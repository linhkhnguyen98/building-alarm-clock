==> flow/design.v <==
module ct_mod_N #(parameter N=60)(
  input clk, rst, en,
  output logic[6:0] ct_out,
  output logic      z);
  always_ff @(posedge clk)
    if(rst)
      ct_out <= 0;
    else if(en)
      ct_out <= (ct_out+'b1)%N;	   
    else
      ct_out <= ct_out;
  always_comb z = ct_out==(N-'b1);    
endmodule
; ---- From RTL to reports: ct_mod_N
; What the tools print for ct_mod_N, step after step.
; Line numbers count from 1 in the design file above.
; Operators carry their Yosys type and port widths (W data, S select, Z words).
; Library cell names are shortened.
; Not given: --
[design]
top = ct_mod_N
clock_port = clk
library = sky130hd
pvt_corner = tt_025C_1v80

; ---- After elaboration
; Yosys after proc, flatten, opt, wreduce and memory -nomap, before mapping. Enables and synchronous resets that opt folds into registers are not counted as muxes. Memory bits, and registers merged into a memory's read port (data or address), are not among the register bits. Print and check cells are not counted. Equal cells are merged and count once.
[classes]
n_eq = 1
n_addsub = 1
div = 1
[op_table]
columns = op, count
row1 = $mod A32 B6 Y32 const B, 1
row2 = $add A7 B1 Y8 const B, 1
row3 = $eq A7 B6 Y1 const B, 1
[bits]
reg_bits = 7
inputBits = 3

; ---- Longest topological paths
; Yosys ltp: most cells in a row. Word level: on the elaborated netlist, between registers, memories and ports. Mapped: between sequential cells and ports; inverters and the memories' decode and read muxes count.
[depth]
depth_word = 2
abc_area = 0
ltp_mapped = 8

; ---- Netlist
; Yosys stat after the flow's synthesis: flattened, memories mapped to cells. It holds for the ABC_AREA given above (unset counts as 0); a run with the other value may have another netlist.
[by_type]
columns = cell, count, type_area_um2
row1 = dfxtp_1, 7, 140.134
row2 = buf_2, 7, 35.034
row3 = nor2_1, 8, 30.029
row4 = a21oi_1, 5, 25.024
row5 = ha_1, 2, 25.024
row6 = o21ai_0, 5, 25.024
row7 = nand2_1, 6, 22.522
row8 = o311a_4, 1, 21.27
row9 = mux2i_1, 2, 20.019
row10 = nand4_1, 3, 18.768
row11 = nor2b_1, 3, 18.768
row12 = a211o_1, 2, 17.517
row13 = nand3_4, 1, 17.517
row14 = o2111ai_1, 2, 17.517
row15 = o22a_1, 2, 17.517
row16 = xnor2_1, 2, 17.517
row17 = nand3_1, 3, 15.014
row18 = nor4b_2, 1, 15.014
; Not listed: further types 27, cells in them 33.
[mapped]
flip_flops = 7
cell_count = 95
area_um2 = 732.0
n_buf = 10

; ---- Worst setup path after synthesis
; Path of least setup slack by OpenSTA after synthesis, without wires, with an ideal clock, recovery checks aside; 20% of the period is set as input and as output delay. Where synthesis merged equal registers, the netlist keeps one of their names.
[synth_timing]
path_type = register to register
start = reg ct_out[0]
end = reg ct_out[3]
clock_period_ns = 2.31
setup_time_ns = 0.133
delay_ns = 1.968
path_slack_ns = 0.341
path_stages = 9
arrival_time_ns = 1.835
n_path_buf = 1
period_less_setup_slack_ns = 1.969
; "delay_ns" = arrival - input delay + setup time.
; "path_stages" counts driving pins, that of a launching flip-flop among them; a cell with two outputs on the path counts twice.
; "period_less_setup_slack_ns" = period - worst setup slack (recovery checks aside). The figure is calculated, with input and output delays left at 20% of the set period.
; The rows between start and end are the longest chain of elaborated cells between them; the timing report does not say that the signal goes this way. Where chains are equally long, one stands for them.
; A line is the first line of the expression or statement that the cell stems from. Yosys adds cells for indexed reads and writes and turns some case tables into memories.
; A register here has more assigning lines than the two given.
[synth_via]
cell_sequence = dfxtp_1 > ha_1 > buf_2 > nand2b_1 > o32ai_1 > a211o_1 > o21a_1 > o2111ai_1 > o311ai_1
elab_chain_len = 2
cone_cells = 2
cone_classes = add/sub: 1; div: 1
[synth_lines]
columns = element, line_no
row1 = "start, declared", 3  ; output logic[6:0] ct_out,
row2 = "start, assigned", 9  ; ct_out <= (ct_out+'b1)%N;
row3 = "start, assigned", 11  ; ct_out <= ct_out;
row4 = $add A7 B1 Y8, 9
row5 = $mod A32 B6 Y32, 9
row6 = "end, assigned", 9
row7 = "end, assigned", 11
row8 = "end, declared", 3

Data sheet: physical implementation of ct_mod_N

2 stored runs of ct_mod_N in the flow (synthesis by Yosys, layout by OpenROAD, sky130hd cells), in arbitrary order. Constraints: input delay and output delay 20% of the set period each, output load 0.01 pF.

# run A
==> flow/run.sh <==
#!/bin/bash
# the make line also repeats the synthesis and layout settings of config.mk as NAME=value (left out here)
make -C /OpenROAD-flow-scripts/flow DESIGN_CONFIG=/design/flow/config.mk WORK_HOME=/design/flow/orfs CLKGATE_MAP_FILE= finish
==> flow/config.mk <==
export PLATFORM = sky130hd
export DESIGN_NAME = ct_mod_N
export DESIGN_NICKNAME = ct_mod_N
export VERILOG_FILES = /design/flow/design.v
export SDC_FILE = /design/flow/constraint.sdc
export NUM_CORES = 4
export LEC_CHECK = 0
export ABC_AREA = 0
export CAP_MARGIN = 20
export CELL_PAD_IN_SITES_DETAIL_PLACEMENT = 1
export CORE_MARGIN = 2
export CORE_UTILIZATION = 62
export MAX_ROUTING_LAYER = met5
export MIN_ROUTING_LAYER = met1
export PLACE_DENSITY_LB_ADDON = 0.02
export SETUP_SLACK_MARGIN = 0.17
export SLEW_MARGIN = 20
==> flow/constraint.sdc <==
create_clock -name core_clock -period 2.96 [get_ports {clk}]
set_input_delay 0.5920 -clock core_clock [delete_from_list [all_inputs] [get_ports {clk}]]
set_output_delay 0.5920 -clock core_clock [all_outputs]
set_load 0.01 [all_outputs]

==> run A: results <==
outcome="not finished: placement ended with error DPL-0033"

# run B
==> flow/run.sh <==
#!/bin/bash
# the make line also repeats the synthesis and layout settings of config.mk as NAME=value (left out here)
make -C /OpenROAD-flow-scripts/flow DESIGN_CONFIG=/design/flow/config.mk WORK_HOME=/design/flow/orfs CLKGATE_MAP_FILE= finish
==> flow/config.mk <==
export PLATFORM = sky130hd
export DESIGN_NAME = ct_mod_N
export DESIGN_NICKNAME = ct_mod_N
export VERILOG_FILES = /design/flow/design.v
export SDC_FILE = /design/flow/constraint.sdc
export NUM_CORES = 4
export LEC_CHECK = 0
export ABC_AREA = 1
export CAP_MARGIN = 30
export CELL_PAD_IN_SITES_DETAIL_PLACEMENT = 0
export CORE_ASPECT_RATIO = 0.73
export CORE_MARGIN = 6
export CORE_UTILIZATION = 66
export CTS_CLUSTER_SIZE = 83
export GPL_TIMING_DRIVEN = 1
export PLACE_DENSITY = 0.87
export SETUP_SLACK_MARGIN = 1.12
export SLEW_MARGIN = 5
==> flow/constraint.sdc <==
create_clock -name core_clock -period 3.83 [get_ports {clk}]
set_input_delay 0.7660 -clock core_clock [delete_from_list [all_inputs] [get_ports {clk}]]
set_output_delay 0.7660 -clock core_clock [all_outputs]
set_load 0.01 [all_outputs]

==> run B: results <==
outcome="not finished: floorplanning ended with error PDN-0185"
